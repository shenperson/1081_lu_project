==> flow/design.v <==
module imgproc(clk,rst,orig_data,orig_ready,request,orig_addr,imgproc_ready,imgproc_addr,imgproc_data,finish);
input           clk, rst;
input [7:0]     orig_data;
input           orig_ready;
output          request;
output [13:0]   orig_addr;
output          imgproc_ready;
output [13:0]   imgproc_addr;
output [7:0]    imgproc_data;
output          finish;
parameter IDLE      = 2'd0;
parameter READ      = 2'd1;
parameter DONE      = 2'd2;
reg         imgproc_ready,next_imgproc_ready;
reg         request,next_request;
reg [1:0]   state , next_state;
reg [7:0]   row_count,next_row_count;
reg [7:0]   col_count,next_col_count;
reg [7:0]   imgproc_data,next_imgproc_data;
reg         finish, next_finish;
reg [13:0]  imgproc_addr,next_imgproc_addr;
assign orig_addr = {row_count,col_count[6:0] };
always@(*)begin
    next_col_count = col_count;
    next_row_count = row_count;
    next_state = state;
    next_imgproc_addr = imgproc_addr;
    next_finish = finish;
    next_imgproc_ready = 0;
    next_imgproc_data = 0;
    next_request = 0;
    case(state)
        IDLE: begin
            next_state = READ;
            next_request = 1;
            next_imgproc_ready = 0;
        end
        READ: begin
            if(row_count[7]==1) begin
                next_state = DONE;
                next_finish = 1;
            end
            else if(orig_ready) begin
                next_imgproc_ready = 1;
                next_imgproc_data = orig_data[7:1]+orig_data[0];
                next_request = 1;
                next_col_count = col_count[6:0]+7'd1;
                next_row_count = row_count+col_count[7];
                next_imgproc_addr = orig_addr;
            end
        end
    endcase
end
always@(posedge clk or posedge rst)begin
    if(rst) begin
        row_count   <= 0;
        col_count   <= 0;
        request     <= 0;
        imgproc_ready  <= 0;
        state       <= 0;
        imgproc_data   <= 0;
        finish      <= 0;
        imgproc_addr   <= 0;
    end
    else begin
        row_count   <= next_row_count;
        col_count   <= next_col_count;
        request     <= next_request;
        imgproc_ready  <= next_imgproc_ready;
        state <= next_state;
        imgproc_data   <= 0;
        finish      <= next_finish;
        imgproc_addr   <= next_imgproc_addr;
    end
end
endmodule
# Tool chain data of imgproc
# What the tools print for imgproc, step after step.
# Lines are those of the file above, counted from 1.
# A cell with - has no value.
[design] design="imgproc" clock_port="clk" lib="sky130hd" lib_corner="tt_025C_1v80"

# Word-level counts
# Source: Yosys, flattened and elaborated, memories not mapped. Widths are those after wreduce. Registers that Yosys merges into a memory's read port (data or address) are not register bits. Print and check cells do not count. Equal cells are merged and count once.
[bits] ff_bits=35 latch_bits=0 mem_bits_rw=0 rom_bits=0 clocked_rd_ports_x_width=0 memories=0 input_bits=11 out_inout_bits=39 elab_cells=26
[classes] addsub=2 mul=0 div=0 n_cmp=0 n_eq=2 n_shift=0 n_mux=8 logic=1 n_reduce_logical=5
[ops] cell="8-bit two-way mux" n=2
[ops] cell="7-bit by 1-bit adder with 8-bit output (second input constant)" n=1
[ops] cell="8-bit by 1-bit adder with 8-bit output" n=1
[ops] cell="2-bit AND reduction" n=2
[ops] cell="2-bit parallel mux with 2-bit select" n=1
[ops] cell="3-bit AND reduction" n=1
[ops] cell="1-bit two-way mux" n=3
[ops] cell="2-bit by 1-bit == test with 1-bit output (second input constant)" n=1
[ops] cell="2-bit != test (second input constant)" n=1
[ops] cell="2-bit logical NOT" n=1
[ops] cell="2-bit nonzero test" n=1
[ops] cell="1-bit parallel mux with 2-bit select" n=1
[ops] cell="2-bit two-way mux" n=1
[ops] cell="1-bit NOT" n=1

# Longest topological paths
# Depth = most cells in a row (Yosys ltp): at word level without a register or memory, in the mapped netlist without a sequential cell, where the memories' decode and read muxes count.
[depth] ltp_word=3 abc_area=0 ltp_mapped=5 mapped_depth_nobuf=4

# Netlist
# Yosys stat after the flow's synthesis: flattened, memories mapped to cells. It holds for the ABC_AREA given above (unset counts as 0); a run with the other value may have another netlist.
# Totals and module areas in this step are rounded.
[synth_totals] cell_count=152 yosys_area_um2=1600 seqArea_um2=877 ffs=35 buf_cells=26
[types] cell="sky130_fd_sc_hd__dfrtp_1" n=34 area_total_um2=850.816
[types] cell="sky130_fd_sc_hd__nand2_1" n=53 area_total_um2=198.941
[types] cell="sky130_fd_sc_hd__buf_4" n=22 area_total_um2=165.158
[types] cell="sky130_fd_sc_hd__xnor2_1" n=9 area_total_um2=78.826
[types] cell="sky130_fd_sc_hd__nand4_1" n=7 area_total_um2=43.792
[types] cell="sky130_fd_sc_hd__ha_1" n=3 area_total_um2=37.536
[types] cell="sky130_fd_sc_hd__dfstp_2" n=1 area_total_um2=26.275
[types] cell="sky130_fd_sc_hd__nand4_4" n=1 area_total_um2=21.27
[types] cell="sky130_fd_sc_hd__nand3b_4" n=1 area_total_um2=20.019
[types] cell="sky130_fd_sc_hd__xnor2_2" n=1 area_total_um2=16.266
[types] cell="sky130_fd_sc_hd__a21o_1" n=2 area_total_um2=15.014
[types] cell="sky130_fd_sc_hd__buf_8" n=1 area_total_um2=15.014
[types] cell="sky130_fd_sc_hd__and3_1" n=2 area_total_um2=12.512
[types] cell="sky130_fd_sc_hd__buf_6" n=1 area_total_um2=11.261
[types] cell="sky130_fd_sc_hd__a41o_1" n=1 area_total_um2=10.01
[types] cell="sky130_fd_sc_hd__buf_2" n=2 area_total_um2=10.01
[types] cell="sky130_fd_sc_hd__and4_1" n=1 area_total_um2=8.758
[types] cell="sky130_fd_sc_hd__inv_6" n=1 area_total_um2=8.758
# Not listed: further types 8, cells in them 9.

# Worst setup path after synthesis
# OpenSTA on the mapped netlist: ideal clock, no wires. The path of least setup slack (recovery checks aside). Input and output delay are each 20% of the period. Register names are those of the netlist, which keeps one name where synthesis merged equal registers.
[synth_path] path_kind="register -> register" startpoint="register row_count[7]" endpoint="register col_count[3]" clock_period_ns=2.26 setup_ns=0.126 launch_ns=0.000 t_arrival_ns=1.031 required_ns=2.134 setup_slack_ns=1.104 delay_ns=1.157 path_stages=6 n_path_buf=1 period_less_setup_slack_ns=1.156
# "delay_ns" = arrival - input delay + setup time.
# "path_stages": output pins that drive a net of the path, with the launching flip-flop's if there is one; two outputs of one cell count as two.
# "period_less_setup_slack_ns" is the clock period less the worst setup slack; recovery checks do not enter. This is arithmetic on one report: input and output delays are still those of the set period (20% each).
# Between the ends stands the longest chain of elaborated cells between them, by number of cells; it is not shown to be the way that was timed. Of several equally long chains one is given.
# A line is the first line of the expression or statement that the cell stems from. Yosys adds cells for indexed reads and writes and turns some case tables into memories.
[synth_via] path_cell_list="sky130_fd_sc_hd__dfrtp_1 -> sky130_fd_sc_hd__nand3b_4 -> sky130_fd_sc_hd__inv_6 -> sky130_fd_sc_hd__buf_8 -> sky130_fd_sc_hd__nand4_4 -> sky130_fd_sc_hd__xnor2_2" elab_chain_cells=2 cells_between=2 cone_lines=0 cone_classes="logic (1); reduce/logical (1)"
[synth_lines] item="start: declaration" line_no=17 rtl="reg [7:0]   row_count,next_row_count;"
[synth_lines] item="start: assignment" line_no=56 rtl="row_count   <= 0;"
[synth_lines] item="start: assignment" line_no=66 rtl="row_count   <= next_row_count;"
[synth_lines] item="1-bit NOT"
[synth_lines] item="3-bit AND reduction"
[synth_lines] item="end: assignment" line_no=57 rtl="col_count   <= 0;"
[synth_lines] item="end: assignment" line_no=67 rtl="col_count   <= next_col_count;"
[synth_lines] item="end: declaration" line_no=18 rtl="reg [7:0]   col_count,next_col_count;"

# Timing after layout
# Path of least setup slack in the final report of run 2 (OpenROAD, finished layout, wires in). Where an end is a register, its clock arrival counts in the times.
[layout_path] path_kind="register -> register" startpoint="register col_count[0]" endpoint="register col_count[2]" clock_period_ns=0.89 setup_ns=0.11 launch_ns=0.29 t_arrival_ns=1.33 required_ns=1.07 setup_slack_ns=-0.26 path_stages=6 n_path_buf=2
# Between the ends stands the longest chain of elaborated cells between them, by number of cells; it is not shown to be the way that was timed. Of several equally long chains one is given.
[layout_via] path_cell_list="sky130_fd_sc_hd__dfrtp_2 -> sky130_fd_sc_hd__buf_12 -> sky130_fd_sc_hd__ha_4 -> sky130_fd_sc_hd__nand4b_1 -> sky130_fd_sc_hd__buf_4 -> sky130_fd_sc_hd__xnor2_2" elab_chain_cells=1 cells_between=1 cone_lines=1 cone_classes="add/sub (1)"
[layout_lines] item="start: declaration" line_no=18 rtl="reg [7:0]   col_count,next_col_count;"
[layout_lines] item="start: assignment" line_no=57 rtl="col_count   <= 0;"
[layout_lines] item="start: assignment" line_no=67 rtl="col_count   <= next_col_count;"
[layout_lines] item="7-bit by 1-bit adder with 8-bit output" line_no=47 rtl="next_col_count = col_count[6:0]+7'd1;"
[layout_lines] item="end: assignment" line_no=57
[layout_lines] item="end: assignment" line_no=67
[layout_lines] item="end: declaration" line_no=18

Memo
Re: implementation data of imgproc

Module imgproc, platform sky130hd: 2 stored runs of the flow (Yosys, OpenROAD) with differing settings, in no particular order. Input and output delays are each 20% of the period that was set; the output load is 0.01 pF.
"period_reached_ns": clock period set for the run, less the worst setup slack. It is reckoned from that one timing run; input and output delays stay at 20% of the period that was set.
"worst_path_ns" is the time allowed to the run's worst setup path (the clock period less input and output delay, where it has them) less its slack. Clock arrival times count: a late capture clock shortens it, a late launch clock lengthens it.
"power.total_w" is the tool's figure for a default switching activity; nothing was simulated.
The measured numbers are rounded.

[flow] run 1: files
==> flow/run.sh <==
#!/bin/bash
# the make line also repeats the synthesis and layout settings of config.mk as NAME=value (left out here)
make -C /OpenROAD-flow-scripts/flow DESIGN_CONFIG=/design/flow/config.mk WORK_HOME=/design/flow/orfs CLKGATE_MAP_FILE= finish
==> flow/config.mk <==
export PLATFORM = sky130hd
export DESIGN_NAME = imgproc
export DESIGN_NICKNAME = imgproc
export VERILOG_FILES = /design/flow/design.v
export SDC_FILE = /design/flow/constraint.sdc
export NUM_CORES = 4
export LEC_CHECK = 0
export CAP_MARGIN = 20
export CELL_PAD_IN_SITES_DETAIL_PLACEMENT = 2
export CELL_PAD_IN_SITES_GLOBAL_PLACEMENT = 0
export CORE_ASPECT_RATIO = 1.6
export CORE_MARGIN = 2
export CORE_UTILIZATION = 65
export GPL_ROUTABILITY_DRIVEN = 1
export MIN_ROUTING_LAYER = met2
export SETUP_SLACK_MARGIN = 0.22
export SLEW_MARGIN = 20
export TNS_END_PERCENT = 80
==> flow/constraint.sdc <==
create_clock -name core_clock -period 0.886 [get_ports {clk}]
set_input_delay 0.1772 -clock core_clock [delete_from_list [all_inputs] [get_ports {clk}]]
set_output_delay 0.1772 -clock core_clock [all_outputs]
set_load 0.01 [all_outputs]

[flow] run 1: not finished: placement ended with error DPL-0033

[flow] run 2: files
==> flow/run.sh <==
#!/bin/bash
# the make line also repeats the synthesis and layout settings of config.mk as NAME=value (left out here)
make -C /OpenROAD-flow-scripts/flow DESIGN_CONFIG=/design/flow/config.mk WORK_HOME=/design/flow/orfs CLKGATE_MAP_FILE= finish
==> flow/config.mk <==
export PLATFORM = sky130hd
export DESIGN_NAME = imgproc
export DESIGN_NICKNAME = imgproc
export VERILOG_FILES = /design/flow/design.v
export SDC_FILE = /design/flow/constraint.sdc
export NUM_CORES = 4
export LEC_CHECK = 0
export CAP_MARGIN = 15
export CELL_PAD_IN_SITES_GLOBAL_PLACEMENT = 3
export CORE_MARGIN = 6
export CORE_UTILIZATION = 32
export GPL_ROUTABILITY_DRIVEN = 1
export GPL_TIMING_DRIVEN = 1
export HOLD_SLACK_MARGIN = 0.12
export MAX_ROUTING_LAYER = met5
export MIN_ROUTING_LAYER = met2
export PLACE_DENSITY_LB_ADDON = 0.09
export SLEW_MARGIN = 20
export TNS_END_PERCENT = 50
==> flow/constraint.sdc <==
create_clock -name core_clock -period 0.89 [get_ports {clk}]
set_input_delay 0.1780 -clock core_clock [delete_from_list [all_inputs] [get_ports {clk}]]
set_output_delay 0.1780 -clock core_clock [all_outputs]
set_load 0.01 [all_outputs]

[flow] run 2: metrics
[metrics] setupTns_ns = -8.58
[metrics] design_die_area_um2 = 6850
[metrics] layout_utilization_pct = 47.2
[metrics] worst_path_ns = 1.15
[metrics] worst_path_kind = register -> register
[metrics] period_reached_ns = 1.155
[metrics] ws_setup_ns = -0.265
[metrics] synth_chip_area_um2 = 1600
[metrics] power.total_w = 0.00522
[metrics] layout_stdcell_area_um2 = 2250
